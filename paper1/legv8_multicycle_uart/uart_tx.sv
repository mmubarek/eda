==> flow/design.v <==
package RISC_ISA_pkg;
  parameter INSTR_WIDTH = 32;
  parameter DATA_WIDTH = 32;
  parameter ADDR_WIDTH = 32;
  parameter REG_ADDR_WIDTH = 5;
  parameter REG_COUNT = 32;
  localparam OP_R_TYPE = 7'b0110011;
  localparam OP_I_TYPE_ARITH = 7'b0010011;
  localparam OP_LOAD = 7'b0000011;
  localparam OP_STORE = 7'b0100011;
  localparam OP_BRANCH = 7'b1100011;
  localparam FUNCT3_ADD_SUB_ADDI = 3'b000;
  localparam FUNCT3_LW_SW = 3'b010;
  localparam FUNCT3_BEQ = 3'b000;
  localparam FUNCT7_ADD = 7'b0000000;
  localparam FUNCT7_SUB = 7'b0100000;
  localparam ALU_ADD = 3'b000;
  localparam ALU_SUB = 3'b001;
  localparam ALU_PASS_B = 3'b010;
  localparam ALU_EQ_CHECK = 3'b011;
  localparam PC_SRC_INC = 2'b00;
  localparam PC_SRC_BRANCH = 2'b01;
  localparam ALU_SRC_A_REG = 1'b0;
  localparam ALU_SRC_A_PC = 1'b1;
  localparam ALU_SRC_B_REG = 1'b0;
  localparam ALU_SRC_B_IMM = 1'b1;
  localparam IMM_TYPE_I = 2'b00;
  localparam IMM_TYPE_S = 2'b01;
  localparam IMM_TYPE_B = 2'b10;
  localparam WB_SRC_ALU = 2'b00;
  localparam WB_SRC_MEM = 2'b01;
endpackage
module uart_tx #(
    parameter CLKS_PER_BIT = 434,  
    parameter DEBUG_UART = 0       
)
(
    input  logic clk,
    input  logic rst,
    input  logic [7:0] i_tx_data,
    input  logic i_tx_dv,
    output logic o_tx_active,
    output logic o_tx_serial
);
    typedef enum logic [3:0] {
        IDLE,
        TX_START_BIT,
        TX_DATA_BITS,
        TX_STOP_BIT
    } state_t;
    state_t state_r, state_n;
    logic [9:0] clk_counter_r, clk_counter_n;  
    logic [2:0] bit_index_r, bit_index_n;
    logic [7:0] tx_data_r, tx_data_n;
    always_ff @(posedge clk) begin
        if (rst) begin
            state_r <= IDLE;
            clk_counter_r <= '0;
            bit_index_r <= '0;
            tx_data_r <= '0;
        end else begin
            state_r <= state_n;
            clk_counter_r <= clk_counter_n;
            bit_index_r <= bit_index_n;
            tx_data_r <= tx_data_n;
        end
    end
    always_comb begin
        state_n = state_r;
        clk_counter_n = clk_counter_r;
        bit_index_n = bit_index_r;
        tx_data_n = tx_data_r;
        o_tx_active = (state_r != IDLE);
        o_tx_serial = 1'b1;  
        case (state_r)
            IDLE: begin
                if (i_tx_dv) begin
                    state_n = TX_START_BIT;
                    clk_counter_n = '0;
                    tx_data_n = i_tx_data;
                end
            end
            TX_START_BIT: begin
                o_tx_serial = 1'b0;
                if (clk_counter_r == (CLKS_PER_BIT - 1)) begin
                    state_n = TX_DATA_BITS;
                    clk_counter_n = '0;
                    bit_index_n = '0;
                end else begin
                    clk_counter_n = clk_counter_r + 1'b1;
                end
            end
            TX_DATA_BITS: begin
                o_tx_serial = tx_data_r[bit_index_r];
                if (clk_counter_r == (CLKS_PER_BIT - 1)) begin
                    if (DEBUG_UART) $display("[%0t] TX: Sending bit %d, value %b from tx_data_r=0x%h", $time, bit_index_r, tx_data_r[bit_index_r], tx_data_r);
                    clk_counter_n = '0;
                    if (bit_index_r == 3'd7) begin
                        state_n = TX_STOP_BIT;
                    end else begin
                        state_n = TX_DATA_BITS;
                        bit_index_n = bit_index_r + 1'b1;
                    end
                end else begin
                    clk_counter_n = clk_counter_r + 1'b1;
                end
            end
            TX_STOP_BIT: begin
                o_tx_serial = 1'b1;
                if (clk_counter_r == (CLKS_PER_BIT - 1)) begin
                    state_n = IDLE;
                end else begin
                    clk_counter_n = clk_counter_r + 1'b1;
                end
            end
            default: begin
                state_n = IDLE;
            end
        endcase
    end
endmodule
**Step by step through the tools: uart_tx**

What the tools print for uart_tx, step after step.
Line numbers count from 1 in the design file above.
The mark n/a stands for no value.

- Top: uart_tx
- Clock port: clk
- Standard-cell library: sky130hd
- Corner: tt_025C_1v80

**After elaboration**

Source: Yosys, flattened and elaborated, memories not mapped. Widths are those after wreduce. Registers that Yosys merges into a memory's read port (data or address) are not register bits. Print and check cells do not count.

- Bits in registers: 25
- Output and inout bits: 2
- Elaborated cells: 42

- Add/subtract/negate cells: 2
- Equal/unequal tests: 11
- Shift operators: 1
- Multiplexer cells: 15
- Reduce/logical cells: 9

Operators by type and width:

| kind | number |
|---|---|
| parallel mux 10 bit (select 3 bit) | 1 |
| 2-to-1 mux 10 bit | 3 |
| parallel mux 4 bit (select 4 bit) | 1 |
| 2-to-1 mux 4 bit | 4 |
| != test 2 bit with constant B | 6 |
| adder 10 x 1 -> 10 bit with constant B | 1 |
| == test 10 x 9 -> 1 bit with constant B | 1 |
| 2-to-1 mux 3 bit | 3 |
| == test 4 x 2 -> 1 bit with constant B | 2 |
| AND reduction 4 bit | 2 |
| variable part select 8 x 3 -> 1 bit | 1 |
| parallel mux 3 bit (select 2 bit) | 1 |
| == test 4 x 1 -> 1 bit with constant B | 1 |
| logical NOT 4 bit | 1 |
| nonzero test 4 bit | 1 |
| adder 3 x 1 -> 3 bit with constant B | 1 |
| == test 3 bit with constant B | 1 |
| AND reduction 3 bit | 1 |
| nonzero test 3 bit | 1 |
| AND reduction 2 bit | 1 |
| nonzero test 2 bit | 1 |
| OR reduction 2 bit | 1 |
| parallel mux 1 bit (select 2 bit) | 1 |
| 2-to-1 mux 1 bit | 1 |

**Logic depth**

Depth = most cells in a row (Yosys ltp): at word level without a register or memory, in the mapped netlist without a sequential cell, where the memories' decode and read muxes count.

- Depth in word-level cells: 4
- ABC_AREA: 1
- Depth in mapped cells: 10

**Synthesis result**

The flow's flattened synthesis, as Yosys stat reports it; memories are mapped. The netlist is that of the ABC_AREA named above (0 if unset); the other value can give another one.

- Standard cells after synthesis: 195
- Cell area after synthesis: 1332.5 µm²
- Area of sequential cells: 460.4 µm²
- Flip-flop cells: 23

Cell types:

| type | number |
|---|---|
| sky130_fd_sc_hd__dfxtp_1 | 23 |
| sky130_fd_sc_hd__nor2_1 | 43 |
| sky130_fd_sc_hd__nand2_1 | 34 |
| sky130_fd_sc_hd__ha_1 | 8 |
| sky130_fd_sc_hd__o21ai_0 | 19 |
| sky130_fd_sc_hd__inv_1 | 22 |
| sky130_fd_sc_hd__a21oi_1 | 12 |
| sky130_fd_sc_hd__nand3_1 | 8 |
| sky130_fd_sc_hd__nand4_1 | 4 |
| sky130_fd_sc_hd__o211ai_1 | 3 |
| sky130_fd_sc_hd__o21bai_1 | 3 |
| sky130_fd_sc_hd__nand2_8 | 1 |
| sky130_fd_sc_hd__xor2_1 | 2 |
| sky130_fd_sc_hd__nor3_4 | 1 |
| sky130_fd_sc_hd__nand2_2 | 2 |
| sky130_fd_sc_hd__nand2_4 | 1 |
| sky130_fd_sc_hd__nand3_2 | 1 |
| sky130_fd_sc_hd__o2111ai_1 | 1 |

Not listed: further types 7, cells in them 7.

**Timing after synthesis**

Source: OpenSTA report_checks on the synthesized netlist (no wires, ideal clock, input and output delay 20% of the period each), path of least setup slack; recovery checks are left aside. Register names are those of the netlist, which keeps one name where synthesis merged equal registers.

- Path type: register to register
- Start: register state_r[0]
- End: register state_r[0]
- Period: 2.57 ns
- Library setup time: 0.129 ns
- Arrival time: 1.399 ns
- Path slack: 1.043 ns
- Path delay: 1.528 ns
- Stages on the path: 9
- Path buffers: 0
- Synthesis period reached: 1.527 ns

"path delay" is the arrival time less input delay plus setup time.
"stages on the path": output pins that drive a net of the path, with the launching flip-flop's if there is one; two outputs of one cell count as two.
"synthesis period reached" is the clock period less the worst setup slack; recovery checks do not enter. This is arithmetic on one report: input and output delays are still those of the set period (20% each).
The rows between start and end are the longest chain of elaborated cells between them; the timing report does not say that the signal goes this way. Where chains are equally long, one stands for them.
A line is the first line of the expression or statement that the cell stems from. Yosys adds cells for indexed reads and writes and turns some case tables into memories.

- Cells stage by stage: sky130_fd_sc_hd__dfxtp_1 -> sky130_fd_sc_hd__inv_1 -> sky130_fd_sc_hd__ha_1 -> sky130_fd_sc_hd__inv_2 -> sky130_fd_sc_hd__nor2_1 -> sky130_fd_sc_hd__inv_1 -> sky130_fd_sc_hd__o21ai_0 -> sky130_fd_sc_hd__o21ai_0 -> sky130_fd_sc_hd__a21oi_1
- Length of the longest elaborated chain: 3
- Elaborated cells between the ends (all ways): 10
- RTL lines with such cells: 1
- Classes of those cells: eq/ne: 7; mux: 1; reduce/logical: 2

Ends and longest elaborated chain, after synthesis:

| what | line | text |
|---|---|---|
| start: declaration | 51 | `state_t state_r, state_n;` |
| start: assignment | 57 | `state_r <= IDLE;` |
| start: assignment | 62 | `state_r <= state_n;` |
| == test 4 x 2 -> 1 bit | 75 | `case (state_r)` |
| != test 2 bit | n/a |  |
| AND reduction 4 bit | n/a |  |
| end: assignment | 57 |  |
| end: assignment | 62 |  |
| end: declaration | 51 |  |

**Worst path after layout**

Path of least setup slack in the final report of flow run A (OpenROAD, finished layout, wires in). Where an end is a register, its clock arrival counts in the times.

- Path type: register to output
- Start: register bit_index_r[0]
- End: output port o_tx_serial
- Period: 1.32 ns
- Arrival time: 1.27 ns
- Path slack: -0.21 ns
- Stages on the path: 7
- Path buffers: 1

The rows between start and end are the longest chain of elaborated cells between them; the timing report does not say that the signal goes this way. Where chains are equally long, one stands for them.

- Cells stage by stage: sky130_fd_sc_hd__dfxtp_4 -> sky130_fd_sc_hd__inv_2 -> sky130_fd_sc_hd__nor2_1 -> sky130_fd_sc_hd__o211ai_1 -> sky130_fd_sc_hd__o211ai_1 -> sky130_fd_sc_hd__nand2_1 -> sky130_fd_sc_hd__buf_2
- Length of the longest elaborated chain: 2
- Elaborated cells between the ends (all ways): 2
- RTL lines with such cells: 2
- Classes of those cells: shift: 1; mux: 1

Ends and longest elaborated chain, post-layout:

| what | line | text |
|---|---|---|
| start: declaration | 53 | `logic [2:0] bit_index_r, bit_index_n;` |
| start: assignment | 59 | `bit_index_r <= '0;` |
| start: assignment | 64 | `bit_index_r <= bit_index_n;` |
| variable part select 8 x 3 -> 1 bit | 94 | `o_tx_serial = tx_data_r[bit_index_r];` |
| parallel mux 1 bit (select 2 bit) | 75 | `case (state_r)` |
| end: declaration | 43 | `output logic o_tx_serial` |

Top module uart_tx; platform sky130hd; tools Yosys and OpenROAD; 2 stored runs in no particular order. Input and output delays are each 20% of the period that was set; the output load is 0.01 pF.
"clock period reached" = clock period - worst setup slack. The figure is calculated, with input and output delays left at 20% of the set period.
"total design power" rests on the timing tool's default activity at the inputs, not on a simulated workload.

### Flow run A

==> flow/run.sh <==
#!/bin/bash
# the make line also repeats the synthesis and layout settings of config.mk as NAME=value (left out here)
make -C /OpenROAD-flow-scripts/flow DESIGN_CONFIG=/design/flow/config.mk WORK_HOME=/design/flow/orfs CLKGATE_MAP_FILE= finish
==> flow/config.mk <==
export PLATFORM = sky130hd
export DESIGN_NAME = uart_tx
export DESIGN_NICKNAME = uart_tx
export VERILOG_FILES = /design/flow/design.v
export SDC_FILE = /design/flow/constraint.sdc
export NUM_CORES = 4
export LEC_CHECK = 0
export ABC_AREA = 1
export CAP_MARGIN = 20
export CELL_PAD_IN_SITES_GLOBAL_PLACEMENT = 2
export CORE_ASPECT_RATIO = 1.94
export CORE_MARGIN = 4
export CORE_UTILIZATION = 18
export CTS_CLUSTER_DIAMETER = 180
export CTS_CLUSTER_SIZE = 92
export GPL_ROUTABILITY_DRIVEN = 1
export HOLD_SLACK_MARGIN = 0.23
export MAX_ROUTING_LAYER = met4
export SETUP_SLACK_MARGIN = 0.28
export SLEW_MARGIN = 35
==> flow/constraint.sdc <==
create_clock -name core_clock -period 1.32 [get_ports {clk}]
set_input_delay 0.2640 -clock core_clock [delete_from_list [all_inputs] [get_ports {clk}]]
set_output_delay 0.2640 -clock core_clock [all_outputs]
set_load 0.01 [all_outputs]

Results of flow run A:
- Standard-cell area of the final layout: 2472.4 µm²
- Sum of negative setup slack: -1.412 ns
- Setup slack of the worst path: -0.209 ns
- Utilization after layout: 34.6%
- Die outline area: 8920.0 µm²
- Clock period reached: 1.529 ns
- Total design power: 4.182 mW
- Synthesized cell area: 1332.5 µm²

### Flow run B

==> flow/run.sh <==
#!/bin/bash
# the make line also repeats the synthesis and layout settings of config.mk as NAME=value (left out here)
make -C /OpenROAD-flow-scripts/flow DESIGN_CONFIG=/design/flow/config.mk WORK_HOME=/design/flow/orfs CLKGATE_MAP_FILE= finish
==> flow/config.mk <==
export PLATFORM = sky130hd
export DESIGN_NAME = uart_tx
export DESIGN_NICKNAME = uart_tx
export VERILOG_FILES = /design/flow/design.v
export SDC_FILE = /design/flow/constraint.sdc
export NUM_CORES = 4
export LEC_CHECK = 0
export CAP_MARGIN = 30
export CORE_MARGIN = 10
export CORE_UTILIZATION = 17
export HOLD_SLACK_MARGIN = 0.09
export MIN_ROUTING_LAYER = met1
export PLACE_DENSITY_LB_ADDON = 0.25
export SETUP_SLACK_MARGIN = 0.32
export SLEW_MARGIN = 20
export TNS_END_PERCENT = 50
==> flow/constraint.sdc <==
create_clock -name core_clock -period 1.26 [get_ports {clk}]
set_input_delay 0.2520 -clock core_clock [delete_from_list [all_inputs] [get_ports {clk}]]
set_output_delay 0.2520 -clock core_clock [all_outputs]
set_load 0.01 [all_outputs]

Results of flow run B:
- Utilization after layout: 29.6%
- Total design power: 3.221 mW
- Die outline area: 11046.0 µm²
- Standard-cell area of the final layout: 2042.0 µm²
- Synthesized cell area: 1231.2 µm²
- Sum of negative setup slack: -4.257 ns
- Setup slack of the worst path: -0.517 ns
- Clock period reached: 1.777 ns
