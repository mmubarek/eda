==> flow/design.v <==
package RISC_ISA_pkg;
  parameter INSTR_WIDTH = 32;
  parameter DATA_WIDTH = 32;
  parameter ADDR_WIDTH = 32;
  parameter REG_ADDR_WIDTH = 5;
  parameter REG_COUNT = 32;
  localparam OP_R_TYPE = 7'b0110011;
  localparam OP_I_TYPE_ARITH = 7'b0010011;
  localparam OP_LOAD = 7'b0000011;
  localparam OP_STORE = 7'b0100011;
  localparam OP_BRANCH = 7'b1100011;
  localparam FUNCT3_ADD_SUB_ADDI = 3'b000;
  localparam FUNCT3_LW_SW = 3'b010;
  localparam FUNCT3_BEQ = 3'b000;
  localparam FUNCT7_ADD = 7'b0000000;
  localparam FUNCT7_SUB = 7'b0100000;
  localparam ALU_ADD = 3'b000;
  localparam ALU_SUB = 3'b001;
  localparam ALU_PASS_B = 3'b010;
  localparam ALU_EQ_CHECK = 3'b011;
  localparam PC_SRC_INC = 2'b00;
  localparam PC_SRC_BRANCH = 2'b01;
  localparam ALU_SRC_A_REG = 1'b0;
  localparam ALU_SRC_A_PC = 1'b1;
  localparam ALU_SRC_B_REG = 1'b0;
  localparam ALU_SRC_B_IMM = 1'b1;
  localparam IMM_TYPE_I = 2'b00;
  localparam IMM_TYPE_S = 2'b01;
  localparam IMM_TYPE_B = 2'b10;
  localparam WB_SRC_ALU = 2'b00;
  localparam WB_SRC_MEM = 2'b01;
endpackage
module uart_rx #(
    parameter CLKS_PER_BIT = 434,
    parameter DEBUG_UART = 0,
    parameter SYNC_DELAY_CLKS = 2
)
(
    input  logic clk,
    input  logic rst,
    input  logic i_rx_serial,
    output logic [7:0] o_rx_data,
    output logic o_rx_dv
);
    localparam HALF_BIT_WAIT = CLKS_PER_BIT / 2;   
    localparam FULL_BIT_WAIT = CLKS_PER_BIT - 1;   
    typedef enum logic [1:0] { IDLE, SYNC, DATA, STOP } state_t;
    state_t state_r, prev_state_r;
    logic [15:0] clk_count_r;
    logic [2:0]  bit_count_r;
    logic [7:0]  data_r;
    logic        o_rx_dv_reg;
    assign o_rx_data = data_r;
    assign o_rx_dv = o_rx_dv_reg;
    always_ff @(posedge clk) begin
        if (rst) begin
            state_r <= IDLE;
            prev_state_r <= IDLE;
            clk_count_r <= 0;
            bit_count_r <= 0;
            data_r <= 0;
            o_rx_dv_reg <= 0;
        end else begin
            prev_state_r <= state_r;
            o_rx_dv_reg <= 0;   
            case (state_r)
                IDLE: begin
                    if (~i_rx_serial) begin   
                        state_r <= SYNC;
                        clk_count_r <= 0;
                        data_r <= 0;   
                    end
                end
                SYNC: begin
                    if (clk_count_r == (HALF_BIT_WAIT - 1)) begin
                        if (~i_rx_serial) begin
                            state_r <= DATA;
                            clk_count_r <= 0;
                            bit_count_r <= 0;
                        end else begin
                            state_r <= IDLE;
                        end
                    end else begin
                        clk_count_r <= clk_count_r + 1'b1;
                    end
                end
                DATA: begin
                    if (clk_count_r == (FULL_BIT_WAIT)) begin
                        data_r[bit_count_r] <= i_rx_serial;
                        clk_count_r <= 0;
                        if (bit_count_r == 3'd7) begin
                            state_r <= STOP;
                        end else begin
                            bit_count_r <= bit_count_r + 1'b1;
                        end
                        if (DEBUG_UART) begin
                            $display("[%0t] RX: Sampled bit %0d = %0b (data_r=0x%0h)", 
                                     $time, bit_count_r, i_rx_serial, data_r);
                        end
                    end else begin
                        clk_count_r <= clk_count_r + 1'b1;
                    end
                end
                STOP: begin
                    if (clk_count_r == (FULL_BIT_WAIT)) begin
                        clk_count_r <= 0;
                        o_rx_dv_reg <= 1;   
                        state_r <= IDLE;
                        if (DEBUG_UART) begin
                            $display("[%0t] RX: STOP state, o_rx_dv_reg asserted, data=0x%h", 
                                     $time, data_r);
                        end
                    end else begin
                        clk_count_r <= clk_count_r + 1'b1;
                    end
                end
                default: state_r <= IDLE;
            endcase
        end
    end
endmodule
==> Reports on uart_rx <==
Tool output for the design above, in the order of the flow.
Lines are those of the file above, counted from 1.
Operators carry their Yosys type and port widths (W data, S select, Z words).
Cell names lack the library's common part.
{ "setup": {"top": "uart_rx", "clock_port": "clk", "library": "sky130hd", "lib_corner": "tt_025C_1v80"} }

==> Word level <==
Source: Yosys, flattened and elaborated, memories not mapped. Widths are those after wreduce. Registers that Yosys merges into a memory's read port (data or address) are not register bits. Print and check cells do not count. Equal cells are merged and count once.
{ "bits": {"regBits": 30, "inputBits": 3, "output_inout_bits": 9, "elab_cells": 57} }
{ "op_classes": {"n_addsub": 3, "eq_ne": 13, "n_shift": 2, "mux": 20, "logic": 5, "reduce_logical": 9} }
{ "ops": {"columns": ["op", "count"], "rows": [
  ["$pmux W16 S3", 1],
  ["$mux W16", 3],
  ["$add A16 B1 Y16 const B", 1],
  ["$eq A16 B8 Y1 const B", 1],
  ["$eq A16 B9 Y1 const B", 1],
  ["$pmux W8 S2", 1],
  ["$mux W8", 2],
  ["$ne A2 B2 Y1 const B", 7],
  ["$mux W3", 4],
  ["$mux W2", 6],
  ["$shift A1 B4 Y8", 1],
  ["$shift A1 B4 Y8 const A", 1],
  ["$and A8 B8 Y8", 1],
  ["$or A8 B8 Y8", 1],
  ["$not A8 Y8", 1],
  ["$pmux W2 S4", 1],
  ["$reduce_or A2 Y1", 3],
  ["$reduce_and A6 Y1", 1],
  ["$pmux W3 S2", 1],
  ["$reduce_and A5 Y1", 1],
  ["$eq A2 B2 Y1 const B", 2],
  ["$neg A3 Y4", 1],
  ["$reduce_bool A4 Y1", 1],
  ["$add A3 B1 Y3 const B", 1],
  ["$eq A3 B3 Y1 const B", 1],
  ["$reduce_and A3 Y1", 1],
  ["$not A1 Y1", 2],
  ["$eq A2 B1 Y1 const B", 1]
]} }
Not listed: further kinds 3, cells in them 3.

==> Logic depth <==
Depth = most cells in a row (Yosys ltp): at word level without a register or memory, in the mapped netlist without a sequential cell, where the memories' decode and read muxes count.
{ "depth": {"ltp_word": 7, "ABC_AREA": 0, "mapped_depth": 8, "mapped_depth_nobuf": 7} }

==> Netlist <==
Source: synth_stat.txt of the flow (Yosys; design flattened, memories mapped). It holds for the ABC_AREA given above (unset counts as 0); a run with the other value may have another netlist.
{ "types": {"columns": ["cell_type", "count", "area_total_um2"], "rows": [
  ["dfxtp_1", 32, 640.614],
  ["nand2_1", 29, 108.854],
  ["a21oi_1", 20, 100.096],
  ["ha_1", 8, 100.096],
  ["a22o_1", 9, 78.826],
  ["nor2_1", 20, 75.072],
  ["nand3_1", 14, 70.067],
  ["nand4_1", 9, 56.304],
  ["a31oi_1", 8, 50.048],
  ["a21o_1", 6, 45.043],
  ["o21ai_0", 8, 40.038],
  ["nand2b_1", 6, 37.536],
  ["or4_4", 3, 33.782],
  ["a21oi_2", 3, 26.275],
  ["inv_1", 7, 26.275],
  ["or3b_2", 3, 26.275],
  ["nor4_1", 4, 25.024],
  ["buf_6", 2, 22.522]
]} }
Not listed: further types 29, cells in them 41.
{ "synth_totals": {"cell_count": 232, "synth_area_mm2": 0.0019006, "seq_area_mm2": 0.0006406, "ffs": 32, "buffers": 9} }

==> Worst setup path after synthesis <==
Path of least setup slack by OpenSTA after synthesis, without wires, with an ideal clock, recovery checks aside; 20% of the period is set as input and as output delay. Where synthesis merged equal registers, the netlist keeps one of their names.
{ "synth_timing": {"kind": "register -> register", "from": "register clk_count_r[10]", "to": "register clk_count_r[15]", "period_ns": 2.53, "setup_time_ns": 0.117, "launch_ns": 0.000, "t_arrival_ns": 1.939, "required_ns": 2.413, "slack_ns": 0.474, "delay_ns": 2.056, "stages": 7, "n_path_buf": 1, "period_less_setup_slack_ns": 2.056} }
"delay_ns" is the arrival time less input delay plus setup time.
"stages": output pins that drive a net of the path, with the launching flip-flop's if there is one; two outputs of one cell count as two.
"period_less_setup_slack_ns" = period - worst setup slack (recovery checks aside). The figure is calculated, with input and output delays left at 20% of the set period.
Between the ends stands the longest chain of elaborated cells between them, by number of cells; it is not shown to be the way that was timed. Of several equally long chains one is given.
Each line given opens the expression or statement behind the cell; cells for indexed reads and writes are added by Yosys, which also makes memories of some case tables.
At most two assigning lines are given for a register; there are more.
{ "synth_between": {"path_cell_list": "dfxtp_1 -> or4_4 -> o41ai_2 -> a21oi_2 -> buf_6 -> a21o_1 -> a22o_1", "elab_chain_len": 3, "cells_between": 6, "cone_classes": "add/sub: 1; eq/ne: 2; mux: 3"} }
{ "synth_lines": {"columns": ["item", "line", "text"], "rows": [
  ["start, declared", 49, "logic [15:0] clk_count_r;"],
  ["start, assigned", 84, "clk_count_r <= clk_count_r + 1'b1;"],
  ["start, assigned", 101, "clk_count_r <= clk_count_r + 1'b1;"],
  ["$add A16 B1 Y16", 101, null],
  ["$mux W16", 88, "if (clk_count_r == (FULL_BIT_WAIT)) begin"],
  ["$pmux W16 S3", 66, "case (state_r)"],
  ["end, assigned", 84, null],
  ["end, assigned", 101, null],
  ["end, declared", 49, null]
]} }

==> Path in the finished layout <==
Path of least setup slack in the final report of flow run A (OpenROAD, finished layout, wires in). Where an end is a register, its clock arrival counts in the times.
{ "layout_timing": {"kind": "register -> register", "from": "register clk_count_r[14]", "to": "register clk_count_r[15]", "period_ns": 1.33, "setup_time_ns": 0.11, "launch_ns": 0.28, "t_arrival_ns": 2.21, "required_ns": 1.51, "slack_ns": -0.70, "stages": 7, "n_path_buf": 1} }
Between the ends stands the longest chain of elaborated cells between them, by number of cells; it is not shown to be the way that was timed. Of several equally long chains one is given.
At most two assigning lines are given for a register; there are more.
{ "layout_between": {"path_cell_list": "dfxtp_2 -> or4_4 -> o41ai_4 -> a21oi_4 -> buf_12 -> a21o_1 -> a22o_1", "elab_chain_len": 3, "cells_between": 6, "cone_classes": "add/sub: 1; eq/ne: 2; mux: 3"} }
{ "layout_lines": {"columns": ["item", "line", "text"], "rows": [
  ["start, declared", 49, "logic [15:0] clk_count_r;"],
  ["start, assigned", 84, "clk_count_r <= clk_count_r + 1'b1;"],
  ["start, assigned", 101, "clk_count_r <= clk_count_r + 1'b1;"],
  ["$add A16 B1 Y16", 101, null],
  ["$mux W16", 88, "if (clk_count_r == (FULL_BIT_WAIT)) begin"],
  ["$pmux W16 S3", 66, "case (state_r)"],
  ["end, assigned", 84, null],
  ["end, assigned", 101, null],
  ["end, declared", 49, null]
]} }

Data sheet: physical implementation of uart_rx

Below are 2 stored runs of the flow (Yosys, OpenROAD; platform sky130hd) on uart_rx, each with its settings and what was measured, unordered. Constraints: input delay and output delay 20% of the set period each, output load 0.01 pF.
"achieved_clock_period_ns" = clock period - worst setup slack. The figure is calculated, with input and output delays left at 20% of the set period.
"worst_setup_path_time_ns": the worst setup path's part of the clock period (all of it between registers, 20% less for each end at a port) less its slack. A launch clock that arrives late makes it longer, a capture clock that arrives late makes it shorter.
By "total_power_mw" is meant OpenSTA's value without simulated activity: inputs other than the clock are taken to toggle once in ten clock periods, and the tool carries that through the logic.
[
  {
    "run": "flow run A",
    "settings": { "period_ns": 1.33, "CAP_MARGIN": 20, "CORE_MARGIN": 2, "CORE_UTILIZATION": 40, "SLEW_MARGIN": 20 },
    "results": { "final_setup_tns_ns": -19.751, "total_power_mw": 1.962, "design_die_area_mm2": 0.0053188, "worst_setup_path_time_ns": 2.03, "worst_path_kind": "register -> register", "finish.stdcell_area_mm2": 0.0027752, "utilization_frac": 0.595, "synthArea_mm2": 0.0019006, "ws_setup_ns": -0.701, "hold_ws_ns": 0.479, "achieved_clock_period_ns": 2.031 }
  },
  {
    "run": "flow run B",
    "settings": { "period_ns": 2.28, "CORE_UTILIZATION": 24, "SETUP_SLACK_MARGIN": 0.26, "PLACE_DENSITY_LB_ADDON": 0.28, "HOLD_SLACK_MARGIN": -0.09, "CELL_PAD_IN_SITES_GLOBAL_PLACEMENT": 3, "CELL_PAD_IN_SITES_DETAIL_PLACEMENT": 1, "TNS_END_PERCENT": 40, "ABC_AREA": 1, "MIN_ROUTING_LAYER": "met1", "CAP_MARGIN": 20, "CORE_MARGIN": 2, "SLEW_MARGIN": 20 },
    "results": { "final_setup_tns_ns": 0.000, "total_power_mw": 1.242, "design_die_area_mm2": 0.009267, "worst_setup_path_time_ns": 1.81, "worst_path_kind": "register -> register", "finish.stdcell_area_mm2": 0.0023598, "utilization_frac": 0.287, "synthArea_mm2": 0.0020432, "ws_setup_ns": 0.470, "hold_ws_ns": 0.482, "achieved_clock_period_ns": 1.810 }
  }
]
